==> flow/design.v <==
module ADC_Aqu (
	input adc_clk,
	      adc_dco,
	      adc_d0a,
	      adc_d0b,
	      adc_d1a,
	      adc_d1b,
	      adc_d2a,
	      adc_d2b,
	      adc_d3a,
	      adc_d3b,
	      adc_d4a,
	      adc_d4b,
	      adc_d5a,
	      adc_d5b,
	      adc_d6a,
	      adc_d6b,
	      adc_d7a,
	      adc_d7b,
    input [15:0] decimation,
	output reg [7:0] adc_data,
	output reg decim_clk
);
reg [15:0] counter;
always @(posedge adc_clk) begin
	counter <= counter + 1;
	if (counter > decimation) begin
			counter <= 0;
			adc_data[0] <= adc_dco ? adc_d0a : adc_d0b;
			adc_data[1] <= adc_dco ? adc_d1a : adc_d1b;
			adc_data[2] <= adc_dco ? adc_d2a : adc_d2b;
			adc_data[3] <= adc_dco ? adc_d3a : adc_d3b;
			adc_data[4] <= adc_dco ? adc_d4a : adc_d4b;
			adc_data[5] <= adc_dco ? adc_d5a : adc_d5b;
			adc_data[6] <= adc_dco ? adc_d6a : adc_d6b;
			adc_data[7] <= adc_dco ? adc_d7a : adc_d7b;
			decim_clk <= 1;
	end
	else decim_clk <= 0;
end
endmodule
# Tool chain data of ADC_Aqu
# Tool output for the design above, in the order of the flow.
# Lines are those of the file above, counted from 1.
# Operators: Yosys type, input widths -> output width; for muxes data width and select width s.
# Cell names lack the library's common part.
inputs:
  design: "ADC_Aqu"
  clock: "adc_clk"
  lib: "sky130hd"
  corner: "tt_025C_1v80"

# Elaborated design
# Counts by Yosys on the flattened word-level netlist (proc, flatten, opt, wreduce; memories kept). Register bits leave out memories and registers merged into their read ports (data or address); mux counts leave out enables and synchronous resets folded into registers. Print and check cells are left out. Cells with the same type and inputs are merged into one.
bits:
  mem_bits_ro: 0
  memories: 0
  ramBits: 0
  out_inout_bits: 9
  word_cells: 21
  input_bits: 34
  latch_bits: 0
  clocked_rd_ports_x_width: 0
  register_bits: 25
classes:
  bitwise: 0
  mux: 9
  eq_ne: 0
  n_div: 0
  shift: 0
  n_addsub: 1
  multipliers: 0
  n_cmp: 1
  n_reduce_logical: 0
ops:
  columns: ["operator", "count"]
  rows:
  - ["$add 16x1->16 const B", 1]
  - ["$gt 16x16->1", 1]
  - ["$mux 1", 9]

# Longest topological paths
# Depth = most cells in a row (Yosys ltp): at word level without a register or memory, in the mapped netlist without a sequential cell, where the memories' decode and read muxes count.
depth:
  depth_word: 2
  abc_area: 0
  ltp_mapped: 8
  ltp_nobuf: 7

# After synthesis
# Yosys stat after the flow's synthesis: flattened, memories mapped to cells. It holds for the ABC_AREA given above (unset counts as 0); a run with the other value may have another netlist.
# The area totals of this step are shown rounded.
synth_totals:
  cells: 144
  seq_area_mm2: 0.00058
  flip_flops: 25
  yosys_area_mm2: 0.0015
  buf_cells: 2
by_type:
  columns: ["type", "count", "type_area_um2"]
  rows:
  - ["dfxtp_1", 17, 340.326]
  - ["edfxtp_1", 8, 240.23]
  - ["ha_1", 17, 212.704]
  - ["mux2_2", 8, 90.086]
  - ["xor2_1", 8, 70.067]
  - ["inv_1", 16, 60.058]
  - ["xnor2_1", 6, 52.55]
  - ["nor2_2", 8, 50.048]
  - ["nand3_1", 8, 40.038]
  - ["nand2_1", 10, 37.536]
  - ["nor2_1", 10, 37.536]
  - ["a21oi_1", 4, 20.019]
  - ["buf_12", 1, 20.019]
  - ["and3_1", 3, 18.768]
  - ["a21oi_2", 2, 17.517]
  - ["o31a_4", 1, 17.517]
  - ["nand4_1", 2, 12.512]
  - ["nand4_2", 1, 12.512]
# Not listed: further types 12, cells in them 14.

# Timing after synthesis
# Source: OpenSTA report_checks on the synthesized netlist (no wires, ideal clock, input and output delay 20% of the period each), path of least setup slack; recovery checks are left aside. Register names are those of the netlist, which keeps one name where synthesis merged equal registers.
synth_path:
  path_kind: "input to register"
  startpoint: "input decimation[14]"
  endpoint: "register adc_data[0]"
  t_arrival_ns: 1.642
  setup_slack_ns: 0.227
  clock_period_ns: 2.18
  setup_time_ns: 0.311
  required_time_ns: 1.869
  path_buffers: 0
  in_delay_ns: 0.436
  path_delay_ns: 1.517
  launch_ns: 0.436
  path_stages: 6
  synth_period_reached_ns: 1.953
# "path_delay_ns" = arrival - input delay + setup time.
# "path_stages" counts driving pins, that of a launching flip-flop among them; a cell with two outputs on the path counts twice.
# "synth_period_reached_ns" = period - worst setup slack (recovery checks aside). The figure is calculated, with input and output delays left at 20% of the set period.
# The rows between start and end are the longest chain of elaborated cells between them; the timing report does not say that the signal goes this way. Where chains are equally long, one stands for them.
# Each line given opens the expression or statement behind the cell; cells for indexed reads and writes are added by Yosys, which also makes memories of some case tables.
synth_via:
  path_cell_list: "inv_1 ha_1 nand4_2 nor4_2 a21boi_2 o31a_2"
  elab_chain_cells: 1
  cone_cells: 1
  lines_between: 1
  cone_classes: "1 x compare"
synth_lines:
  columns: ["item", "line", "source"]
  rows:
  - ["from (decl)", 20, "input [15:0] decimation,"]
  - ["$gt 16x16->1", 27, "if (counter > decimation) begin"]
  - ["to (assign)", 29, "adc_data[0] <= adc_dco ? adc_d0a : adc_d0b;"]
  - ["to (decl)", 21, "output reg [7:0] adc_data,"]

# Timing after layout
# From the final timing report of run 2: the path of least setup slack in the routed layout; clock arrival at registers is part of the times.
layout_path:
  path_kind: "input to register"
  startpoint: "input decimation[7]"
  endpoint: "register counter[1]"
  launch_ns: 0.44
  path_buffers: 1
  t_arrival_ns: 2.41
  setup_slack_ns: 0.04
  setup_time_ns: 0.05
  in_delay_ns: 0.44
  clock_period_ns: 2.2
  required_time_ns: 2.46
  path_stages: 8
# The rows between start and end are the longest chain of elaborated cells between them; the timing report does not say that the signal goes this way. Where chains are equally long, one stands for them.
layout_via:
  path_cell_list: "clkdlybuf4s50_1 inv_1 ha_1 a21oi_2 o21ai_1 a221o_1 o31a_4 nor2b_1"
  elab_chain_cells: 1
  cone_cells: 1
  lines_between: 1
  cone_classes: "1 x compare"
layout_lines:
  columns: ["item", "line", "source"]
  rows:
  - ["from (decl)", 20, "input [15:0] decimation,"]
  - ["$gt 16x16->1", 27, "if (counter > decimation) begin"]
  - ["to (assign)", 26, "counter <= counter + 1;"]
  - ["to (assign)", 28, "counter <= 0;"]
  - ["to (decl)", 24, "reg [15:0] counter;"]

Measured data: module ADC_Aqu, platform sky130hd, 2 stored runs of the flow under differing settings, order arbitrary. Input and output delays are each 20% of the period that was set; the output load is 0.01 pF.
"clock_period_reached_ns" = clock period - worst setup slack. The figure is calculated, with input and output delays left at 20% of the set period.
"worst_setup_path_time_ns" is the time allowed to the run's worst setup path (the clock period less input and output delay, where it has them) less its slack. Clock arrival times count: a late capture clock shortens it, a late launch clock lengthens it.
"totalPower_mw" is the tool's figure for a default switching activity; nothing was simulated.
Measured values are rounded.

--- run 1 ---
==> flow/run.sh <==
#!/bin/bash
# the make line also repeats the synthesis and layout settings of config.mk as NAME=value (left out here)
make -C /OpenROAD-flow-scripts/flow DESIGN_CONFIG=/design/flow/config.mk WORK_HOME=/design/flow/orfs CLKGATE_MAP_FILE= finish
==> flow/config.mk <==
export PLATFORM = sky130hd
export DESIGN_NAME = ADC_Aqu
export DESIGN_NICKNAME = ADC_Aqu
export VERILOG_FILES = /design/flow/design.v
export SDC_FILE = /design/flow/constraint.sdc
export NUM_CORES = 4
export LEC_CHECK = 0
export ABC_AREA = 1
export CAP_MARGIN = 20
export CORE_ASPECT_RATIO = 1.14
export CORE_MARGIN = 2
export CORE_UTILIZATION = 68
export CTS_CLUSTER_SIZE = 17
export MAX_ROUTING_LAYER = met5
export PLACE_DENSITY_LB_ADDON = 0.21
export SETUP_SLACK_MARGIN = -0.1
export SLEW_MARGIN = 10
==> flow/constraint.sdc <==
create_clock -name core_clock -period 1.45 [get_ports {adc_clk}]
set_input_delay 0.2900 -clock core_clock [delete_from_list [all_inputs] [get_ports {adc_clk}]]
set_output_delay 0.2900 -clock core_clock [all_outputs]
set_load 0.01 [all_outputs]

==> results, as YAML <==
outcome: "not finished: placement ended with error FLW-0024"

--- run 2 ---
==> flow/run.sh <==
#!/bin/bash
# the make line also repeats the synthesis and layout settings of config.mk as NAME=value (left out here)
make -C /OpenROAD-flow-scripts/flow DESIGN_CONFIG=/design/flow/config.mk WORK_HOME=/design/flow/orfs CLKGATE_MAP_FILE= finish
==> flow/config.mk <==
export PLATFORM = sky130hd
export DESIGN_NAME = ADC_Aqu
export DESIGN_NICKNAME = ADC_Aqu
export VERILOG_FILES = /design/flow/design.v
export SDC_FILE = /design/flow/constraint.sdc
export NUM_CORES = 4
export LEC_CHECK = 0
export CAP_MARGIN = 20
export CORE_MARGIN = 2
export CORE_UTILIZATION = 40
export SETUP_SLACK_MARGIN = -0.03
export SLEW_MARGIN = 20
==> flow/constraint.sdc <==
create_clock -name core_clock -period 2.2 [get_ports {adc_clk}]
set_input_delay 0.4400 -clock core_clock [delete_from_list [all_inputs] [get_ports {adc_clk}]]
set_output_delay 0.4400 -clock core_clock [all_outputs]
set_load 0.01 [all_outputs]

==> results, as YAML <==
results:
  clock_period_reached_ns: 2.157
  tns_ns: 0.000
  worst_hold_slack_ns: 0.49
  worst_setup_path_time_ns: 1.72
  critical_path_type: "input to register"
  total_die_area_mm2: 0.0041
  totalPower_mw: 1.4
  post_route_stdcell_area_mm2: 0.002
  post_synth_area_mm2: 0.0015
  post_route_util_frac: 0.59
  ws_setup_ns: 0.043
