==> flow/design.v <==
module Trigger (
	input clk,
          rising,  
    input signed [7:0] data,
				 level,
	output reg trig
);
reg signed [7:0] buff [14:0];
wire signed [15:0] first, second, third;
assign first = buff[0] + buff[1] + buff[2] + buff[3] + buff[4];
assign second = buff[5] + buff[6] + buff[7] + buff[8] + buff[9];
assign third = buff[10] + buff[11] + buff[12] + buff[13] + buff[14];
always @(posedge clk) begin
	buff[0]  <= buff[1];
	buff[1]  <= buff[2];
	buff[2]  <= buff[3];
	buff[3]  <= buff[4];
	buff[4]  <= buff[5];
	buff[5]  <= buff[6];
	buff[6]  <= buff[7];
	buff[7]  <= buff[8];
	buff[8]  <= buff[9];
	buff[9]  <= buff[10];
	buff[10] <= buff[11];
	buff[11] <= buff[12];
	buff[12] <= buff[13];
	buff[13] <= buff[14];
	buff[14] <= data;
	if (rising) begin
		trig <= (first / 5) < level && (third / 5) > level;
	end else begin
		trig <= (first / 5) > level && (third / 5) < level;
	end
end
endmodule
; ---- Step by step through the tools: Trigger
; What the tools print for Trigger, step after step.
; Line numbers count from 1 in the design file above.
; Operators carry their Yosys type and port widths (W data, S select, Z words).
; Cell names lack the library's common part.
; Not given: --
[design]
design = Trigger
clock = clk
library = sky130hd
corner = tt_025C_1v80

; ---- After elaboration
; Yosys after proc, flatten, opt, wreduce and memory -nomap, before mapping. Enables and synchronous resets that opt folds into registers are not counted as muxes. Print and check cells are not counted. Equal cells are merged and count once.
[classes]
cmp = 4
muxes = 1
reduce_logical = 2
addsub = 8
n_div = 2
[ops]
columns = op, count
row1 = $div A16 B4 Y32 const B, 2
row2 = $gt A32 B8 Y1, 2
row3 = $lt A32 B8 Y1, 2
row4 = $add A11 B8 Y12, 2
row5 = $add A10 B8 Y11, 2
row6 = $add A9 B8 Y10, 2
row7 = $add A8 B8 Y9, 2
row8 = $logic_and A1 B1 Y1, 2
row9 = $mux W1, 1
[bits]
regBits = 121
out_inout_bits = 1
wordCells = 33
input_bits = 18

; ---- Logic depth
; Yosys ltp: most cells in a row. Word level: on the elaborated netlist, between registers, memories and ports. Mapped: between sequential cells and ports; inverters and the memories' decode and read muxes count.
[logic_depth]
ltp_word = 8
ABC_AREA = 0
mapped_depth = 55
depth_no_buf = 51

; ---- Synthesis result
; The flow's flattened synthesis, as Yosys stat reports it; memories are mapped. The netlist is that of the ABC_AREA named above (0 if unset); the other value can give another one.
; Totals and module areas in this step are rounded.
[types]
columns = type, count, type_area_um2
row1 = dfxtp_1, 121, 2.42E+03
row2 = ha_1, 96, 1.2E+03
row3 = fa_1, 52, 1.04E+03
row4 = inv_1, 144, 540.518
row5 = a21oi_1, 63, 315.302
row6 = xnor2_1, 35, 306.544
row7 = nor2_1, 80, 300.288
row8 = o21ai_0, 54, 270.259
row9 = nand2_1, 61, 228.97
row10 = a31oi_1, 36, 225.216
row11 = nand3_1, 33, 165.158
row12 = nor3_1, 33, 165.158
row13 = nor2b_1, 21, 131.376
row14 = nand4_1, 20, 125.12
row15 = xor2_1, 14, 122.618
row16 = a21oi_2, 13, 113.859
row17 = a21o_1, 15, 112.608
row18 = nand2b_1, 17, 106.352
; Other cell types: 83; their cells: 320.
[mapped]
ff_cells = 121
seq_area_um2 = 2420
cells = 1228
synth_area_um2 = 10600
buf_cells = 46

; ---- Path before layout
; OpenSTA on the mapped netlist: ideal clock, no wires. The path of least setup slack (recovery checks aside). Input and output delay are each 20% of the period. Register names are those of the netlist, which keeps one name where synthesis merged equal registers.
[synth_path]
path_kind = flip-flop to flip-flop
start = register buff[10][1]
end = register trig
path_delay_ns = 10.343
t_first_pin_ns = 0.000
arrival_ns = 10.242
path_stages = 50
period_ns = 21.1
path_buffers = 4
required_time_ns = 20.999
setup_slack_ns = 10.757
setup_time_ns = 0.101
synth_period_reached_ns = 10.343
; "path_delay_ns" = arrival - input delay + setup time.
; "path_stages": output pins that drive a net of the path, with the launching flip-flop's if there is one; two outputs of one cell count as two.
; "synth_period_reached_ns" is the clock period less the worst setup slack; recovery checks do not enter. This is arithmetic on one report: input and output delays are still those of the set period (20% each).
; The rows between start and end are the longest chain of elaborated cells between them; the timing report does not say that the signal goes this way. Where chains are equally long, one stands for them.
; Each line given opens the expression or statement behind the cell; cells for indexed reads and writes are added by Yosys, which also makes memories of some case tables.
[synth_between]
path_cell_list = dfxtp_1 inv_1 fa_1 fa_1 fa_1 inv_1 ha_1 inv_1 fa_1 nor2b_1 o31a_1 a21oi_1 or3_4 o31ai_4 xor2_2 nor4_1 o21a_1 or3_1 [... 14 more ...] o31ai_1 a21oi_1 ha_1 clkbuf_1 a31oi_1 ha_1 nor2b_1 o21ai_0 nand2b_1 a21oi_1 nor2b_1 o21ai_0 nand2b_1 a21oi_1 nand2_1 a2111oi_0 a21oi_1 o41ai_1
elab_chain_cells = 8
cells_between = 10
cone_classes = add/sub: 4; div: 1; compare: 2; mux: 1; reduce/logical: 2
[synth_lines]
columns = item, line_no
row1 = from (decl), 8  ; reg signed [7:0] buff [14:0];
row2 = from (assign), 24  ; buff[10] <= buff[11];
row3 = $add A8 B8 Y9, 12  ; assign third = buff[10] + buff[11] + buff[12] + buff[13] + buff[14];
row4 = $add A9 B8 Y10, 12
row5 = $add A10 B8 Y11, 12
row6 = $add A11 B8 Y12, 12
row7 = $div A16 B4 Y32, 32  ; trig <= (first / 5) > level && (third / 5) < level;
row8 = $lt A32 B8 Y1, 32
row9 = $logic_and A1 B1 Y1, 32
row10 = $mux W1, 29  ; if (rising) begin
row11 = to (assign), 30  ; trig <= (first / 5) < level && (third / 5) > level;
row12 = to (assign), 32
row13 = to (decl), 6  ; output reg trig

; ---- Path in the finished layout
; Path of least setup slack in the final report of record 1 (OpenROAD, finished layout, wires in). Where an end is a register, its clock arrival counts in the times.
[layout_path]
path_kind = flip-flop to flip-flop
start = register buff[1][1]
end = register trig
t_first_pin_ns = 0.39
required_time_ns = 21.49
setup_time_ns = 0.10
arrival_ns = 12.37
path_buffers = 1
path_stages = 50
period_ns = 21.2
setup_slack_ns = 9.12
; The rows between start and end are the longest chain of elaborated cells between them; the timing report does not say that the signal goes this way. Where chains are equally long, one stands for them.
[layout_between]
path_cell_list = dfxtp_1 inv_1 fa_1 fa_1 fa_1 inv_1 ha_1 inv_1 fa_1 nand2b_1 a21oi_4 o211ai_1 a21oi_4 buf_4 nor2_1 xnor2_1 nor2_1 a221o_1 [... 14 more ...] ha_1 nand2_1 o31ai_1 xnor2_1 ha_1 a21oi_1 nor2b_1 o21ai_0 nand2b_1 a21oi_1 nor2b_1 o21ai_0 nand2b_1 a21oi_1 nand2_1 a2111oi_0 o21ai_0 o41ai_1
elab_chain_cells = 8
cells_between = 10
cone_classes = add/sub: 4; div: 1; compare: 2; mux: 1; reduce/logical: 2
[layout_lines]
columns = item, line_no
row1 = from (decl), 8  ; reg signed [7:0] buff [14:0];
row2 = from (assign), 15  ; buff[1] <= buff[2];
row3 = $add A8 B8 Y9, 10  ; assign first = buff[0] + buff[1] + buff[2] + buff[3] + buff[4];
row4 = $add A9 B8 Y10, 10
row5 = $add A10 B8 Y11, 10
row6 = $add A11 B8 Y12, 10
row7 = $div A16 B4 Y32, 32  ; trig <= (first / 5) > level && (third / 5) < level;
row8 = $gt A32 B8 Y1, 32
row9 = $logic_and A1 B1 Y1, 32
row10 = $mux W1, 29  ; if (rising) begin
row11 = to (assign), 30  ; trig <= (first / 5) < level && (third / 5) > level;
row12 = to (assign), 32
row13 = to (decl), 6  ; output reg trig

; Flow measurements of Trigger on sky130hd: 2 stored runs with different settings, listed in no order. Input and output delays are each 20% of the period that was set; the output load is 0.01 pF.
; By "worst_path_ns" is meant the share of the clock period that the worst setup path is allowed (20% is reserved at inputs, 20% at outputs), minus its slack. Clock arrival times at its registers enter into it.
; The results are shown rounded.

[record 1: settings]
period_ns = 21.2
CORE_UTILIZATION = 46
PLACE_DENSITY = 0.63
CORE_ASPECT_RATIO = 0.8
CORE_MARGIN = 4
GPL_TIMING_DRIVEN = 1
CTS_CLUSTER_SIZE = 44
CTS_CLUSTER_DIAMETER = 315
SLEW_MARGIN = 15
MAX_ROUTING_LAYER = met5
CAP_MARGIN = 20
[record 1: results]
worstSetupSlack_ns = 9.12
cell_area_final_um2 = 11700
total_negative_slack_ns = 0.000
holdWs_ns = 0.320
total_die_area_um2 = 25600
post_synth_area_um2 = 10600
worst_path_ns = 12.08
critical_path_kind = flip-flop to flip-flop

[record 2: settings]
period_ns = 16.8
CORE_UTILIZATION = 33
SETUP_SLACK_MARGIN = 4.91
PLACE_DENSITY_LB_ADDON = 0.11
HOLD_SLACK_MARGIN = 0.24
CORE_ASPECT_RATIO = 1.02
CELL_PAD_IN_SITES_DETAIL_PLACEMENT = 0
CTS_CLUSTER_DIAMETER = 217
CAP_MARGIN = 0
MIN_ROUTING_LAYER = met1
MAX_ROUTING_LAYER = met4
CORE_MARGIN = 2
SLEW_MARGIN = 20
[record 2: results]
worstSetupSlack_ns = 5.85
cell_area_final_um2 = 12300
total_negative_slack_ns = 0.000
holdWs_ns = 0.317
total_die_area_um2 = 33600
post_synth_area_um2 = 10600
worst_path_ns = 10.95
critical_path_kind = flip-flop to flip-flop
